==> flow/design.v <==
module GRANT
#(
parameter CHANNELS = 8 ,  
parameter WIDTH = 32 ,  
parameter WEIGHTLIMIT = 16
)
(
reset ,
clk ,
scan_in0 ,
scan_in1 ,
scan_in2 ,
scan_in3 ,
scan_in4 ,
scan_enable ,
test_mode ,
scan_out0 ,
scan_out1 ,
scan_out2 ,
scan_out3 ,
scan_out4 ,
request ,  
nextGrant ,  
weight ,  
grant  
) ;
input
reset ,  
clk ;  
input
scan_in0 ,  
scan_in1 ,  
scan_in2 ,  
scan_in3 ,  
scan_in4 ,  
scan_enable ,  
test_mode ;  
output
scan_out0 ,  
scan_out1 ,  
scan_out2 ,  
scan_out3 ,  
scan_out4 ;  
input [ (CHANNELS-1):0 ] request ;
input [ (CHANNELS-1):0 ] nextGrant ;
input [ (WIDTH-1):0 ] weight ;
output reg [ (CHANNELS-1):0 ] grant ;
reg [ (WIDTH-1):0] s_counter ;
reg [ (CHANNELS-1):0] s_request ;
reg [ (WIDTH-1) :0] s_weight ;
localparam SIZE = 4 ;
reg [ ( SIZE-1):0 ] state ;
localparam RESET = 'b0001 ;  
localparam GRANT_PROCESS = 'b0010 ;  
localparam COUNT = 'b0100 ;  
localparam GETWEIGHT = 'b1000 ;  
always@ ( posedge clk , posedge reset )
begin : requestDelay
if ( reset == 1'b1 )
s_request = 0 ;
else
s_request = request ;
end
always@ ( posedge clk , posedge reset )
begin : requestStateTransition
if (reset==1'b1)
begin
state = 0 ;
end
else
begin
case ( state )
GRANT_PROCESS :
begin
if ( grant != 0 )
state = GETWEIGHT;
else
state = state ;
end
GETWEIGHT :
begin
state = COUNT;
end
COUNT :
begin
if ( s_counter >= s_weight )
state = GRANT_PROCESS;
else if ( s_counter >= WEIGHTLIMIT)
state = GRANT_PROCESS;
else
state = state ;
end
default :
begin
state = GRANT_PROCESS;
end
endcase
end
end
always@ ( posedge clk , posedge reset )
begin : grantStateMachineOutputLogic
if ( reset == 1'b1 )
begin
grant = 0 ;
s_counter = 0 ;
s_weight = 0 ;
end
else
case ( state )
RESET :
begin
grant = 0 ;
s_counter = 0 ;
end
GRANT_PROCESS :
begin
grant = request & nextGrant & (~ nextGrant + 1 ) ;
s_counter = 2 ;
end
GETWEIGHT:
begin
s_weight = weight ;
end
COUNT :
begin
s_counter = s_counter + 1 ;
grant = grant ;
end
default :
begin
grant = grant ;
s_counter = s_counter ;
end
endcase
end
endmodule  
# ---- Step by step through the tools: GRANT
# What the tools print for GRANT, step after step.
# Line numbers count from 1 in the design file above.
# A cell with -- has no value.
dict set report inputs {
  top {GRANT}
  clk_port {clk}
  cell_library {sky130hd}
  lib_corner {tt_025C_1v80}
}

# ---- Elaborated design
# Yosys after proc, flatten, opt, wreduce and memory -nomap, before mapping. Memory bits, and registers merged into a memory's read port (data or address), are not among the register bits. Print and check cells are not counted. Equal cells are merged and count once.
dict set report word_totals {
  reg_bits 76
  input_bits 57
  output_inout_bits 13
  elab_cells 27
}
dict set report op_classes {
  addsub 2
  n_cmp 2
  n_eq 6
  n_mux 6
  logic 3
  reduce_logical 4
}
# operator count
set ops {}
lappend ops {{32-bit parallel mux with 3-bit select} 1}
lappend ops {{32-bit by 1-bit adder with 32-bit output with constant B} 1}
lappend ops {{32-bit greater-or-equal comparator} 1}
lappend ops {{32-bit by 5-bit greater-or-equal comparator with 1-bit output with constant B} 1}
lappend ops {{8-bit AND} 2}
lappend ops {{8-bit parallel mux with 2-bit select} 1}
lappend ops {{4-bit parallel mux with 3-bit select} 1}
lappend ops {{4-bit 2-to-1 mux} 3}
lappend ops {{8-bit by 1-bit adder with 8-bit output with constant B} 1}
lappend ops {{8-bit inverter} 1}
lappend ops {{8-bit nonzero test} 1}
lappend ops {{4-bit by 1-bit equality test with 1-bit output with constant B} 1}
lappend ops {{4-bit by 2-bit equality test with 1-bit output with constant B} 1}
lappend ops {{4-bit by 3-bit equality test with 1-bit output with constant B} 1}
lappend ops {{4-bit equality test with constant B} 1}
lappend ops {{3-bit inequality test with constant B} 1}
lappend ops {{3-bit nonzero test} 1}
lappend ops {{2-bit inequality test with constant B} 1}
lappend ops {{2-bit AND reduction} 1}
lappend ops {{2-bit nonzero test} 1}

# ---- Depth
# Yosys ltp: most cells in a row. Word level: on the elaborated netlist, between registers, memories and ports. Mapped: between sequential cells and ports; inverters and the memories' decode and read muxes count.
dict set report logic_depth {
  word_depth 4
  abc_area 0
  mapped_depth 7
}

# ---- Netlist
# The flow's flattened synthesis, as Yosys stat reports it; memories are mapped. The netlist is that of the ABC_AREA named above (0 if unset); the other value can give another one.
dict set report mapped {
  cells 450
  synth_area_um2 4102.7
  seqArea_um2 1903.1
  flip_flops 76
}
# cell count area_total_um2
set by_type {}
lappend by_type {sky130_fd_sc_hd__dfrtp_1 75 1876.8}
lappend by_type {sky130_fd_sc_hd__ha_1 35 437.92}
lappend by_type {sky130_fd_sc_hd__nand2_1 76 285.274}
lappend by_type {sky130_fd_sc_hd__o21ai_0 41 205.197}
lappend by_type {sky130_fd_sc_hd__inv_1 47 176.419}
lappend by_type {sky130_fd_sc_hd__nand3_1 20 100.096}
lappend by_type {sky130_fd_sc_hd__mux2i_1 9 90.086}
lappend by_type {sky130_fd_sc_hd__nand4_1 14 87.584}
lappend by_type {sky130_fd_sc_hd__nor4_1 13 81.328}
lappend by_type {sky130_fd_sc_hd__o21ai_1 16 80.077}
lappend by_type {sky130_fd_sc_hd__o211ai_1 9 67.565}
lappend by_type {sky130_fd_sc_hd__o31ai_1 8 60.058}
lappend by_type {sky130_fd_sc_hd__and3_1 9 56.304}
lappend by_type {sky130_fd_sc_hd__a21oi_1 11 55.053}
lappend by_type {sky130_fd_sc_hd__clkbuf_1 11 41.29}
lappend by_type {sky130_fd_sc_hd__buf_4 5 37.536}
lappend by_type {sky130_fd_sc_hd__nor2_1 8 30.029}
lappend by_type {sky130_fd_sc_hd__nor3_1 6 30.029}
# Other cell types: 26; their cells: 37.

# ---- Path before layout
# Path of least setup slack by OpenSTA after synthesis, without wires, with an ideal clock, recovery checks aside; 20% of the period is set as input and as output delay. Where synthesis merged equal registers, the netlist keeps one of their names.
dict set report synth_path {
  kind {register to register}
  startpoint {reg s_counter[29]}
  endpoint {reg state}
  period_ps 2430
  setup_ps 120
  t_first_pin_ps 0
  t_arrival_ps 2107
  t_required_ps 2310
  path_slack_ps 204
  path_delay_ps 2227
  stages 7
  path_buffers 0
  synth_period_reached_ps 2226
}
# "path_delay_ps" is the arrival time less input delay plus setup time.
# "stages": output pins that drive a net of the path, with the launching flip-flop's if there is one; two outputs of one cell count as two.
# "synth_period_reached_ps" = period - worst setup slack (recovery checks aside). The figure is calculated, with input and output delays left at 20% of the set period.
# Where an end lacks its bit number, it is one bit of the signal, or one of the new flip-flops if synthesis recoded a state register.
# A register here has more assigning lines than the two given.
dict set report synth_between {
  path_cell_list {sky130_fd_sc_hd__dfrtp_1 > sky130_fd_sc_hd__ha_1 > sky130_fd_sc_hd__nand4_1 > sky130_fd_sc_hd__or3_1 > sky130_fd_sc_hd__or4_4 > sky130_fd_sc_hd__a31o_1 > sky130_fd_sc_hd__a31o_1}
}
# item line_no
set synth_rtl {}
lappend synth_rtl {{start: declaration} 48} ;# reg [ (WIDTH-1):0] s_counter ;
lappend synth_rtl {{start: assignment} 126} ;# s_counter = s_counter + 1 ;
lappend synth_rtl {{start: assignment} 132} ;# s_counter = s_counter ;
lappend synth_rtl {{end: assignment} 78} ;# state = state ;
lappend synth_rtl {{end: assignment} 91} ;# state = state ;
lappend synth_rtl {{end: declaration} 52} ;# reg [ ( SIZE-1):0 ] state ;
# No chain of elaborated cells between the ends is given.

# ---- Timing after layout
# From the final timing report of run 2: the path of least setup slack in the routed layout; clock arrival at registers is part of the times.
# The report prints the path's times to 10 ps; the period is as set.
dict set report layout_path {
  kind {register to register}
  startpoint {reg s_counter[29]}
  endpoint {reg state}
  period_ps 4520
  setup_ps 110
  t_first_pin_ps 340
  t_arrival_ps 2770
  t_required_ps 4750
  path_slack_ps 1980
  stages 7
  path_buffers 0
}
# Where an end lacks its bit number, it is one bit of the signal, or one of the new flip-flops if synthesis recoded a state register.
# A register here has more assigning lines than the two given.
dict set report layout_between {
  path_cell_list {sky130_fd_sc_hd__dfrtp_1 > sky130_fd_sc_hd__ha_1 > sky130_fd_sc_hd__nand4_1 > sky130_fd_sc_hd__or3_1 > sky130_fd_sc_hd__or4_4 > sky130_fd_sc_hd__a31o_1 > sky130_fd_sc_hd__a31o_1}
}
# item line_no
set layout_rtl {}
lappend layout_rtl {{start: declaration} 48} ;# reg [ (WIDTH-1):0] s_counter ;
lappend layout_rtl {{start: assignment} 126} ;# s_counter = s_counter + 1 ;
lappend layout_rtl {{start: assignment} 132} ;# s_counter = s_counter ;
lappend layout_rtl {{end: assignment} 78} ;# state = state ;
lappend layout_rtl {{end: assignment} 91} ;# state = state ;
lappend layout_rtl {{end: declaration} 52} ;# reg [ ( SIZE-1):0 ] state ;
# No chain of elaborated cells between the ends is given.

--- measured runs ---
Below are 2 stored runs of the flow (Yosys, OpenROAD; platform sky130hd) on GRANT, each with its settings and what was measured, unordered. Constraints: input delay and output delay 20% of the set period each, output load 0.01 pF.
"achieved_period_ps" means the clock period less the worst setup slack. The figure is calculated, with input and output delays left at 20% of the set period.

[flow] run 1: files
==> flow/run.sh <==
#!/bin/bash
# the make line also repeats the synthesis and layout settings of config.mk as NAME=value (left out here)
make -C /OpenROAD-flow-scripts/flow DESIGN_CONFIG=/design/flow/config.mk WORK_HOME=/design/flow/orfs CLKGATE_MAP_FILE= finish
==> flow/config.mk <==
export PLATFORM = sky130hd
export DESIGN_NAME = GRANT
export DESIGN_NICKNAME = GRANT
export VERILOG_FILES = /design/flow/design.v
export SDC_FILE = /design/flow/constraint.sdc
export NUM_CORES = 4
export LEC_CHECK = 0
export CAP_MARGIN = 20
export CELL_PAD_IN_SITES_DETAIL_PLACEMENT = 2
export CORE_MARGIN = 2
export CORE_UTILIZATION = 50
export PLACE_DENSITY_LB_ADDON = 0.23
export SLEW_MARGIN = 20
export TNS_END_PERCENT = 65
==> flow/constraint.sdc <==
create_clock -name core_clock -period 4.8 [get_ports {clk}]
set_input_delay 0.9600 -clock core_clock [delete_from_list [all_inputs] [get_ports {clk}]]
set_output_delay 0.9600 -clock core_clock [all_outputs]
set_load 0.01 [all_outputs]

[flow] run 1: not finished: placement ended with error DPL-0033

[flow] run 2: files
==> flow/run.sh <==
#!/bin/bash
# the make line also repeats the synthesis and layout settings of config.mk as NAME=value (left out here)
make -C /OpenROAD-flow-scripts/flow DESIGN_CONFIG=/design/flow/config.mk WORK_HOME=/design/flow/orfs CLKGATE_MAP_FILE= finish
==> flow/config.mk <==
export PLATFORM = sky130hd
export DESIGN_NAME = GRANT
export DESIGN_NICKNAME = GRANT
export VERILOG_FILES = /design/flow/design.v
export SDC_FILE = /design/flow/constraint.sdc
export NUM_CORES = 4
export LEC_CHECK = 0
export CAP_MARGIN = 20
export CELL_PAD_IN_SITES_DETAIL_PLACEMENT = 0
export CELL_PAD_IN_SITES_GLOBAL_PLACEMENT = 1
export CORE_MARGIN = 4
export CORE_UTILIZATION = 18
export GPL_ROUTABILITY_DRIVEN = 0
export MAX_ROUTING_LAYER = met5
export MIN_ROUTING_LAYER = met1
export PLACE_DENSITY_LB_ADDON = 0.07
export SETUP_SLACK_MARGIN = -0.1
export SLEW_MARGIN = 10
export TNS_END_PERCENT = 65
==> flow/constraint.sdc <==
create_clock -name core_clock -period 4.52 [get_ports {clk}]
set_input_delay 0.9040 -clock core_clock [delete_from_list [all_inputs] [get_ports {clk}]]
set_output_delay 0.9040 -clock core_clock [all_outputs]
set_load 0.01 [all_outputs]

[flow] run 2: metrics
[metrics] synth_chip_area_um2 = 4102.7
[metrics] util_pct = 23.9
[metrics] setup_ws_ps = 1979
[metrics] achieved_period_ps = 2541
[metrics] total_die_area_um2 = 25271.5
[metrics] stdcell_area_um2 = 5281.3
--- end ---
