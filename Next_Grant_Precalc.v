==> flow/design.v <==
module NGPRC
#(
parameter CHANNELS = 8  
)
(
reset,
clk,
scan_in0,
scan_in1,
scan_in2,
scan_in3,
scan_in4,
scan_enable,
test_mode,
scan_out0,
scan_out1,
scan_out2,
scan_out3,
scan_out4,
request ,  
grant,  
nextGrant  
) ;
input
reset ,  
clk ,  
scan_in0 ,  
scan_in1 ,  
scan_in2 ,  
scan_in3 ,  
scan_in4 ,  
scan_enable ,  
test_mode ;  
output
scan_out0 ,  
scan_out1 ,  
scan_out2 ,  
scan_out3 ,  
scan_out4 ;  
input [(CHANNELS-1):0] request ;
input [(CHANNELS-1):0] grant ;
output reg [(CHANNELS-1):0] nextGrant ;
reg [(CHANNELS-1):0] priorityMask ;
localparam SIZE = 2 ;
reg [(SIZE-1):0]state ;
localparam RESET ='b01 ;  
localparam NEXT_GRANT = 'b10 ;  
always@ (posedge clk , posedge reset )
	begin : preCalStateTransition
		if (reset == 1'b1)
			begin
				state = RESET;
end
else
	case (state)
		RESET:
			begin
				state = NEXT_GRANT;
			end
		NEXT_GRANT :
			begin
				state = state ;
			end
		default:
			begin
			state = RESET;
			end
	endcase
end
always @(posedge clk , posedge reset)
	begin : preCalOutputLogic
if (reset == 1'b1 )
	begin
		nextGrant = 0 ;
		priorityMask = 0 ;
end
else
	case (state)
		RESET :
			begin
				nextGrant = 0 ;
				priorityMask = ~ 0;
end
		NEXT_GRANT :
			begin
				priorityMask = ~{grant[CHANNELS-2:0],grant[CHANNELS-1]}+ 1 ;
					if (priorityMask == 0 )
						priorityMask = ~ 0;
					else
						priorityMask = priorityMask ;
						nextGrant = request & priorityMask ;
						if ((nextGrant==0) && (request!=0))
							nextGrant = request ;
						end
		default :
			begin
				priorityMask = priorityMask ;
				nextGrant = nextGrant ;
			end
	endcase
end
endmodule  
Reports on NGPRC
Tool output for the design above, in the order of the flow.
Line numbers count from 1 in the design file above.
Operators carry their Yosys type and port widths (W data, S select, Z words).
Library cell names are shortened.
Not given: -
- top module: NGPRC
- clock: clk
- standard-cell library: sky130hd
- library corner: tt_025C_1v80

Elaborated design
Counts by Yosys on the flattened word-level netlist (proc, flatten, opt, wreduce; memories kept). Register bits leave out memories and registers merged into their read ports (data or address). Print and check cells are left out. Cells with the same type and inputs are merged into one.
- add/subtract/negate cells: 1
- reduce/logical cells at 5
- bitwise operators: 2
- eq/ne operators at 2
- multiplexer cells: 5
- operators by type and width (operator ; count):
    $mux W8 ; 3
    $logic_not A8 Y1 ; 2
    $pmux W8 S2 ; 1
    $add A8 B1 Y8 const B ; 1
    $and A8 B8 Y8 ; 1
    $not A8 Y8 ; 1
    $reduce_bool A8 Y1 ; 1
    $pmux W2 S2 ; 1
    $eq A2 B1 Y1 const B ; 1
    $eq A2 B2 Y1 const B ; 1
    $reduce_bool A2 Y1 ; 1
    $logic_and A1 B1 Y1 ; 1
- input port bits at 25
- register bits after elaboration at 10

Longest topological paths
Yosys ltp: most cells in a row. Word level: on the elaborated netlist, between registers, memories and ports. Mapped: between sequential cells and ports; inverters and the memories' decode and read muxes count.
- noted depth after elaboration: 10
- noted ABC_AREA: 0
- mapped depth at 9
- gate-level depth less buffers at 8

Mapped cells and area
Yosys stat after the flow's synthesis: flattened, memories mapped to cells. It holds for the ABC_AREA given above (unset counts as 0); a run with the other value may have another netlist.
- cell types (type ; count ; area in all (sq um)):
    dfrtp_1 ; 9 ; 225.216
    a32o_1 ; 5 ; 50.048
    a21o_1 ; 5 ; 37.536
    buf_4 ; 5 ; 37.536
    dfstp_2 ; 1 ; 26.275
    inv_1 ; 6 ; 22.522
    and2_1 ; 3 ; 18.768
    nor4_1 ; 3 ; 18.768
    o2111ai_1 ; 2 ; 17.517
    or2b_2 ; 2 ; 17.517
    xnor2_1 ; 2 ; 17.517
    o32ai_2 ; 1 ; 16.266
    a21oi_1 ; 3 ; 15.014
    o31ai_1 ; 2 ; 15.014
    or4_1 ; 2 ; 15.014
    ha_1 ; 1 ; 12.512
    nor4_2 ; 1 ; 12.512
    buf_6 ; 1 ; 11.261
Not listed: further types 21, cells in them 25.
- buffers at 7
- mapped area at 749.5 sq um
- mapped flip-flops: 10
- noted cell count: 79

Worst setup path after synthesis
Source: OpenSTA report_checks on the synthesized netlist (no wires, ideal clock, input and output delay 20% of the period each), path of least setup slack; recovery checks are left aside. Register names are those of the netlist, which keeps one name where synthesis merged equal registers.
- kind: input port to flip-flop
- start: input grant[7]
- end: register nextGrant[2]
- time at the first pin at 0.570 ns
- noted path slack: 0.413 ns
- setup time: 0.126 ns
- path delay at 1.867 ns
- noted required time: 2.724 ns
- input delay: 0.570 ns
- stages at 7
- period: 2.85 ns
- noted arrival time: 2.311 ns
- buffers on the path: 1
- period reached after synthesis: 2.437 ns
"path delay" = arrival - input delay + setup time.
"stages" counts driving pins, that of a launching flip-flop among them; a cell with two outputs on the path counts twice.
"period reached after synthesis" = period - worst setup slack (recovery checks aside). The figure is calculated, with input and output delays left at 20% of the set period.
Between the ends stands the longest chain of elaborated cells between them, by number of cells; it is not shown to be the way that was timed. Of several equally long chains one is given.
A line is the first line of the expression or statement that the cell stems from. Yosys adds cells for indexed reads and writes and turns some case tables into memories.
A register here has more assigning lines than the two given.
- cell sequence: or4_4 nor4_2 mux2i_1 o32ai_2 and2_1 buf_6 a221o_1
- cells in the longest elaborated chain: 10
- ends and longest elaborated chain, after synthesis (element ; RTL line ; text):
    from (decl) ; 41 ; input [(CHANNELS-1):0] grant ;
    $not A8 Y8 ; 86 ; priorityMask = ~{grant[CHANNELS-2:0],grant[CHANNELS-1]}+ 1 ;
    $add A8 B1 Y8 ; 86 ;
    $logic_not A8 Y1 ; 87 ; if (priorityMask == 0 )
    $mux W8 ; 87 ;
    $mux W8 ; 78 ; case (state)
    $and A8 B8 Y8 ; 91 ; nextGrant = request & priorityMask ;
    $logic_not A8 Y1 ; 92 ; if ((nextGrant==0) && (request!=0))
    $logic_and A1 B1 Y1 ; 92 ;
    $mux W8 ; 92 ;
    $pmux W8 S2 ; 78 ;
    to (assign) ; 91 ;
    to (assign) ; 93 ; nextGrant = request ;
    to (decl) ; 42 ; output reg [(CHANNELS-1):0] nextGrant ;

Worst path after layout
Path of least setup slack in the final report of run 1 (OpenROAD, finished layout, wires in). Where an end is a register, its clock arrival counts in the times.
- kind: input port to flip-flop
- start: input grant[7]
- end: register nextGrant[2]
- time at the first pin at 0.84 ns
- noted arrival time: 3.39 ns
- setup time: 0.06 ns
- noted path slack: 1.00 ns
- period: 4.2 ns
- buffers on the path: 1
- stages at 7
- noted required time: 4.40 ns
- input delay: 0.84 ns
Between the ends stands the longest chain of elaborated cells between them, by number of cells; it is not shown to be the way that was timed. Of several equally long chains one is given.
A register here has more assigning lines than the two given.
- cell sequence: clkdlybuf4s50_1 or4_4 or4_1 a211o_1 o32ai_2 and2_1 a221o_1
- cells in the longest elaborated chain: 10
- ends and longest elaborated chain, after layout (element ; RTL line ; text):
    from (decl) ; 41 ; input [(CHANNELS-1):0] grant ;
    $not A8 Y8 ; 86 ; priorityMask = ~{grant[CHANNELS-2:0],grant[CHANNELS-1]}+ 1 ;
    $add A8 B1 Y8 ; 86 ;
    $logic_not A8 Y1 ; 87 ; if (priorityMask == 0 )
    $mux W8 ; 87 ;
    $mux W8 ; 78 ; case (state)
    $and A8 B8 Y8 ; 91 ; nextGrant = request & priorityMask ;
    $logic_not A8 Y1 ; 92 ; if ((nextGrant==0) && (request!=0))
    $logic_and A1 B1 Y1 ; 92 ;
    $mux W8 ; 92 ;
    $pmux W8 S2 ; 78 ;
    to (assign) ; 91 ;
    to (assign) ; 93 ; nextGrant = request ;
    to (decl) ; 42 ; output reg [(CHANNELS-1):0] nextGrant ;

Stored flow runs of NGPRC (2 of them; Yosys, OpenROAD, sky130hd). They differ in their settings and are not a sequence. Constraints: input delay and output delay 20% of the set period each, output load 0.01 pF.
"clock period reached" is the run's clock period less its worst setup slack. It is reckoned from that one timing run; input and output delays stay at 20% of the period that was set.
"time of the worst setup path" is the time allowed to the run's worst setup path (the clock period less input and output delay, where it has them) less its slack. Clock arrival times count: a late capture clock shortens it, a late launch clock lengthens it.
"total power of the final layout" rests on the timing tool's default activity at the inputs, not on a simulated workload.

Run 1

==> flow/run.sh <==
#!/bin/bash
# the make line also repeats the synthesis and layout settings of config.mk as NAME=value (left out here)
make -C /OpenROAD-flow-scripts/flow DESIGN_CONFIG=/design/flow/config.mk WORK_HOME=/design/flow/orfs CLKGATE_MAP_FILE= finish
==> flow/config.mk <==
export PLATFORM = sky130hd
export DESIGN_NAME = NGPRC
export DESIGN_NICKNAME = NGPRC
export VERILOG_FILES = /design/flow/design.v
export SDC_FILE = /design/flow/constraint.sdc
export NUM_CORES = 4
export LEC_CHECK = 0
export CAP_MARGIN = 20
export CORE_MARGIN = 2
export CORE_UTILIZATION = 40
export SLEW_MARGIN = 20
==> flow/constraint.sdc <==
create_clock -name core_clock -period 4.2 [get_ports {clk}]
set_input_delay 0.8400 -clock core_clock [delete_from_list [all_inputs] [get_ports {clk}]]
set_output_delay 0.8400 -clock core_clock [all_outputs]
set_load 0.01 [all_outputs]

Measured in run 1:
- worst setup slack after layout at 1.005 ns
- time of the worst setup path at 2.36 ns
- type of the worst setup path: input port to flip-flop
- overall die area: 2235.9 sq um
- noted the final setup TNS: 0.000 ns
- clock period reached: 3.195 ns
- noted the standard-cell area after layout: 1033.5 sq um
- smallest hold slack at 0.493 ns
- Yosys chip area after synthesis at 749.5 sq um
- total power of the final layout at 267.3 µW

Run 2

==> flow/run.sh <==
#!/bin/bash
# the make line also repeats the synthesis and layout settings of config.mk as NAME=value (left out here)
make -C /OpenROAD-flow-scripts/flow DESIGN_CONFIG=/design/flow/config.mk WORK_HOME=/design/flow/orfs CLKGATE_MAP_FILE= finish
==> flow/config.mk <==
export PLATFORM = sky130hd
export DESIGN_NAME = NGPRC
export DESIGN_NICKNAME = NGPRC
export VERILOG_FILES = /design/flow/design.v
export SDC_FILE = /design/flow/constraint.sdc
export NUM_CORES = 4
export LEC_CHECK = 0
export CAP_MARGIN = 0
export CELL_PAD_IN_SITES_DETAIL_PLACEMENT = 2
export CELL_PAD_IN_SITES_GLOBAL_PLACEMENT = 2
export CORE_ASPECT_RATIO = 0.77
export CORE_MARGIN = 2
export CORE_UTILIZATION = 20
export CTS_CLUSTER_DIAMETER = 193
export CTS_CLUSTER_SIZE = 49
export MAX_ROUTING_LAYER = met4
export MIN_ROUTING_LAYER = met1
export PLACE_DENSITY_LB_ADDON = 0.29
export SLEW_MARGIN = 0
export TNS_END_PERCENT = 90
==> flow/constraint.sdc <==
create_clock -name core_clock -period 4.47 [get_ports {clk}]
set_input_delay 0.8940 -clock core_clock [delete_from_list [all_inputs] [get_ports {clk}]]
set_output_delay 0.8940 -clock core_clock [all_outputs]
set_load 0.01 [all_outputs]

Measured in run 2:
- worst setup slack after layout at 1.098 ns
- time of the worst setup path at 2.48 ns
- type of the worst setup path: input port to flip-flop
- overall die area: 4257.1 sq um
- noted the final setup TNS: 0.000 ns
- clock period reached: 3.372 ns
- noted the standard-cell area after layout: 1086.0 sq um
- smallest hold slack at 0.510 ns
- Yosys chip area after synthesis at 749.5 sq um
- total power of the final layout at 288.1 µW
